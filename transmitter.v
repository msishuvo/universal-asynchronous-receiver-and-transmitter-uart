==> flow/design.v <==
`timescale 1ns/1ps
module u_transmitter #(parameter clocks_per_bit = 520) 
		   (input clk, input [7:0] parallel_data, input data_valid, output active, output reg serial_data, output complete);
	parameter INITIAL = 3'b000;
	parameter START = 3'b001;
	parameter DATA = 3'b010;
	parameter STOP = 3'b011;
	parameter RESET = 3'b100;
	reg [7:0] clock_counter = 0;
	reg [2:0] index = 0;
	reg [7:0] data = 0;
	reg r_active = 0;
	reg r_complete = 0;
	reg [2:0] FSM = 0;
	assign active = r_active;
  	assign complete   = r_complete;
	always @(posedge clk) begin
		case (FSM)
			INITIAL: begin
				serial_data <= 1'b1;
				r_complete <= 1'b0;
				clock_counter <= 0;
				index <= 0;
				if (data_valid == 1'b1) begin
					r_active <= 1'b1; 
					data <= parallel_data;
					FSM <= START;
				end
				else
					FSM <= INITIAL;
			end
			START: begin
				serial_data <= 1'b0;
				if (clock_counter < clocks_per_bit - 1) begin  
					clock_counter <= clock_counter + 1;
					FSM <= START;
				end
				else begin
					clock_counter <= 0;
					FSM <= DATA;
				end
			end
			DATA: begin
				serial_data <= data[index];
				if (clock_counter < clocks_per_bit -1) begin
					clock_counter <= clock_counter + 1;
					FSM <= DATA;
				end
				else begin
					clock_counter <= 0;
					if(index < 7) begin  
						index <= index + 1;
						FSM <= DATA;
					end
					else begin
						index <= 0;
						FSM <= STOP;
					end
				end
			end
			STOP: begin
				serial_data <= 1'b1;
				if (clock_counter < clocks_per_bit -1) begin
					clock_counter <= clock_counter + 1;
					FSM <= STOP;
				end
				else begin
					r_complete <= 1'b1;
					clock_counter <= 0;
					FSM <= RESET;
					r_active <= 1'b0;
				end
			end
			RESET: begin  
				r_complete <= 1'b1;
				FSM <= INITIAL;
			end
			default:
				FSM <= INITIAL;
		endcase
	end
endmodule
From RTL to reports: u_transmitter
Tool output for the design above, in the order of the flow. Line numbers count from 1 in the design file above. Operators carry their Yosys type and port widths (W data, S select, Z words). Library cell names are shortened. A cell with n/a has no value.

Top: u_transmitter. Clock port: clk. Cell library: sky130hd. Library corner: tt_025C_1v80.

After elaboration
Yosys after proc, flatten, opt, wreduce and memory -nomap, before mapping. Memory bits, and registers merged into a memory's read port (data or address), are not among the register bits. Print and check cells are not counted.

The figure for add/subtract/negate cells is 2. Eq/ne operators: 7. Under shift operators stands 1. For multiplexer cells the number is 17. The entry for reduce/logical cells reads 12. For $lt $le $gt $ge the number is 2.

Operators by type and width (number): $pmux W8 S2 (1); $pmux W3 S4 (1); $lt A8 B10 Y1 const B (1); $mux W3 (3); $add A8 B1 Y8 const B (1); $shiftx A8 B3 Y1 (1); $mux W8 (1); $ne A2 B2 Y1 const B (3); $reduce_and A2 Y1 (3); $eq A3 B2 Y1 const B (2); $reduce_bool A3 Y1 (2); $pmux W3 S2 (1); $pmux W1 S3 (2); $mux W1 (6); $reduce_bool A2 Y1 (2); $reduce_bool A4 Y1 (1); $add A3 B1 Y3 const B (1); $eq A3 B1 Y1 const B (1); $lt A3 B3 Y1 const B (1); $eq A3 B3 Y1 const B (1); $logic_not A3 Y1 (1); $reduce_and A3 Y1 (1); $reduce_or A3 Y1 (1); $reduce_or A2 Y1 (1); $pmux W1 S2 (1); $mux W2 (1).

The entry for output and inout port bits reads 3. Under register bits after elaboration stands 25. The entry for input port bits reads 10. For cells after elaboration the number is 48.

Depth
Longest topological path by Yosys (ltp), each cell counted once; first at word level (registers and memories cut), then after technology mapping (sequential cells cut; the memories' decode and read muxes count).

Depth in word-level cells: 4. ABC_AREA: 0. For depth in mapped cells the number is 5. The figure for mapped depth without buffers is 5.

After synthesis
Yosys stat after the flow's synthesis: flattened, memories mapped to cells. It holds for the ABC_AREA given above (unset counts as 0); a run with the other value may have another netlist.

Cell types: edfxtp_1 (number 14, area in all 420.403 um^2); ha_1 (number 6, area in all 75.072 um^2); dfxtp_1 (number 2, area in all 40.038 um^2); mux4_2 (number 1, area in all 22.522 um^2); inv_1 (number 4, area in all 15.014 um^2); nand2_1 (number 4, area in all 15.014 um^2); and2_1 (number 2, area in all 12.512 um^2); nand2b_1 (number 2, area in all 12.512 um^2); nor3b_2 (number 1, area in all 12.512 um^2); buf_6 (number 1, area in all 11.261 um^2); a221o_1 (number 1, area in all 10.01 um^2); and2b_4 (number 1, area in all 10.01 um^2); mux2i_1 (number 1, area in all 10.01 um^2); a2111oi_0 (number 1, area in all 8.758 um^2); nand3b_1 (number 1, area in all 7.507 um^2); a31oi_1 (number 1, area in all 6.256 um^2); and3_1 (number 1, area in all 6.256 um^2); or3_1 (number 1, area in all 6.256 um^2).

Other cell types: 3; their cells: 3.

Under flip-flop cells stands 16. Mapped area: 0.0007157 mm^2. For buffer cells the number is 1. Under sequential part of the area stands 0.0004604 mm^2. Mapped cells: 48.

Worst setup path after synthesis
OpenSTA on the mapped netlist: ideal clock, no wires. The path of least setup slack (recovery checks aside). Input and output delay are each 20% of the period. Register names are those of the netlist, which keeps one name where synthesis merged equal registers.

Kind: reg-to-reg. Start: reg FSM[0]. End: reg serial_data. The figure for library setup time is 0.157 ns. For setup slack the number is 1.335 ns. For arrival the number is 1.319 ns. Delay of the path: 1.476 ns. For period the number is 2.81 ns. The entry for stages on the path reads 6. Buffers on the path: 0. Under required time stands 2.653 ns. The figure for launch time at the first pin is 0.000 ns. The figure for period reached after synthesis is 1.475 ns.

"delay of the path" is the arrival time less input delay plus setup time. "stages on the path": output pins that drive a net of the path, with the launching flip-flop's if there is one; two outputs of one cell count as two. "period reached after synthesis" = period - worst setup slack (recovery checks aside). The figure is calculated, with input and output delays left at 20% of the set period. Between the ends stands the longest chain of elaborated cells between them, by number of cells; it is not shown to be the way that was timed. Of several equally long chains one is given. A line is the first line of the expression or statement that the cell stems from. Yosys adds cells for indexed reads and writes and turns some case tables into memories. A register here has more assigning lines than the two given. The path ends at the data pin of a flip-flop with enable; ways to the enable are not counted.

Cell sequence: dfxtp_1 -> inv_1 -> ha_1 -> and3_1 -> a221o_1 -> nor3_1. The entry for length of the longest elaborated chain reads 3. Elaborated cells between the ends (all ways): 6. For source lines of those cells the number is 1. Those cells by class: eq/ne (3); mux (1); reduce/logical (2).

RTL lines, path after synthesis: start: declaration (line 14) `reg [2:0] FSM = 0;`; start: assignment (line 27) `FSM <= START;`; start: assignment (line 30) `FSM <= INITIAL;`; $eq A3 B2 Y1 (line 18) `case (FSM)`; $reduce_or A2 Y1; $pmux W1 S3 (line 18); end: assignment (line 20) `serial_data <= 1'b1;`; end: assignment (line 44) `serial_data <= data[index];`; end: declaration (line 3) `(input clk, input [7:0] parallel_data, input data_valid, output active, output reg serial_data, output complet ...`.

Path in the finished layout
From the final timing report of run A: the path of least setup slack in the routed layout; clock arrival at registers is part of the times.

Kind: reg-to-reg. Start: reg FSM[0]. End: reg serial_data. The figure for library setup time is 0.27 ns. The entry for stages on the path reads 6. Under required time stands 3.07 ns. For period the number is 3.06 ns. The figure for launch time at the first pin is 0.28 ns. For arrival the number is 2.05 ns. For setup slack the number is 1.01 ns. Buffers on the path: 0.

Between the ends stands the longest chain of elaborated cells between them, by number of cells; it is not shown to be the way that was timed. Of several equally long chains one is given. A register here has more assigning lines than the two given. The path ends at the data pin of a flip-flop with enable; ways to the enable are not counted.

Cell sequence: dfxtp_1 -> inv_1 -> ha_1 -> nand2_1 -> a2111oi_0 -> nor3_1. The entry for length of the longest elaborated chain reads 3. Elaborated cells between the ends (all ways): 6. For source lines of those cells the number is 1. Those cells by class: eq/ne (3); mux (1); reduce/logical (2).

RTL lines, path post-layout: start: declaration (line 14) `reg [2:0] FSM = 0;`; start: assignment (line 27) `FSM <= START;`; start: assignment (line 30) `FSM <= INITIAL;`; $eq A3 B2 Y1 (line 18) `case (FSM)`; $reduce_or A2 Y1; $pmux W1 S3 (line 18); end: assignment (line 20) `serial_data <= 1'b1;`; end: assignment (line 44) `serial_data <= data[index];`; end: declaration (line 3) `(input clk, input [7:0] parallel_data, input data_valid, output active, output reg serial_data, output complet ...`.

==> runs of u_transmitter <==
Design u_transmitter on sky130hd. What follows are 2 stored runs of the flow, each under its own settings; their order means nothing. The constraints put input and output delay at 20% of the set period each and load the outputs with 0.01 pF. "period achieved" is the run's clock period less its worst setup slack. It is reckoned from that one timing run; input and output delays stay at 20% of the period that was set. By "critical path time" is meant the share of the clock period that the worst setup path is allowed (20% is reserved at inputs, 20% at outputs), minus its slack. Clock arrival times at its registers enter into it.

Run A has these settings: period_ns 3.06; CORE_UTILIZATION 53; PLACE_DENSITY_LB_ADDON 0.21; CELL_PAD_IN_SITES_GLOBAL_PLACEMENT 2; CELL_PAD_IN_SITES_DETAIL_PLACEMENT 2; CTS_CLUSTER_SIZE 96; CTS_CLUSTER_DIAMETER 99; MIN_ROUTING_LAYER met1; CAP_MARGIN 20; CORE_MARGIN 2; SLEW_MARGIN 20. The measured period achieved is 2.046 ns. The standard-cell area after routing stands at 0.0008696 mm^2. The setup total negative slack is 0.000 ns. The netlist area reported by Yosys is 0.0007157 mm^2. The setup slack of the critical path stands at 1.014 ns. For the final utilization the run shows 67.7 %. The total die area stands at 0.0016602 mm^2. The measured critical path time is 2.05 ns. Worst path kind: reg-to-reg. The worst hold slack in the final report comes to 0.747 ns.

Run B has these settings: period_ns 1.58; CORE_UTILIZATION 22; SETUP_SLACK_MARGIN 0.16; PLACE_DENSITY_LB_ADDON 0.13; CORE_MARGIN 4; CELL_PAD_IN_SITES_DETAIL_PLACEMENT 0; SLEW_MARGIN 25; MAX_ROUTING_LAYER met4; CAP_MARGIN 20. The measured period achieved is 1.453 ns. The standard-cell area after routing stands at 0.0009784 mm^2. The setup total negative slack is 0.000 ns. The netlist area reported by Yosys is 0.0007157 mm^2. The setup slack of the critical path stands at 0.127 ns. For the final utilization the run shows 31.8 %. The total die area stands at 0.0042296 mm^2. The measured critical path time is 1.45 ns. Worst path kind: reg-to-reg. The worst hold slack in the final report comes to 0.576 ns.
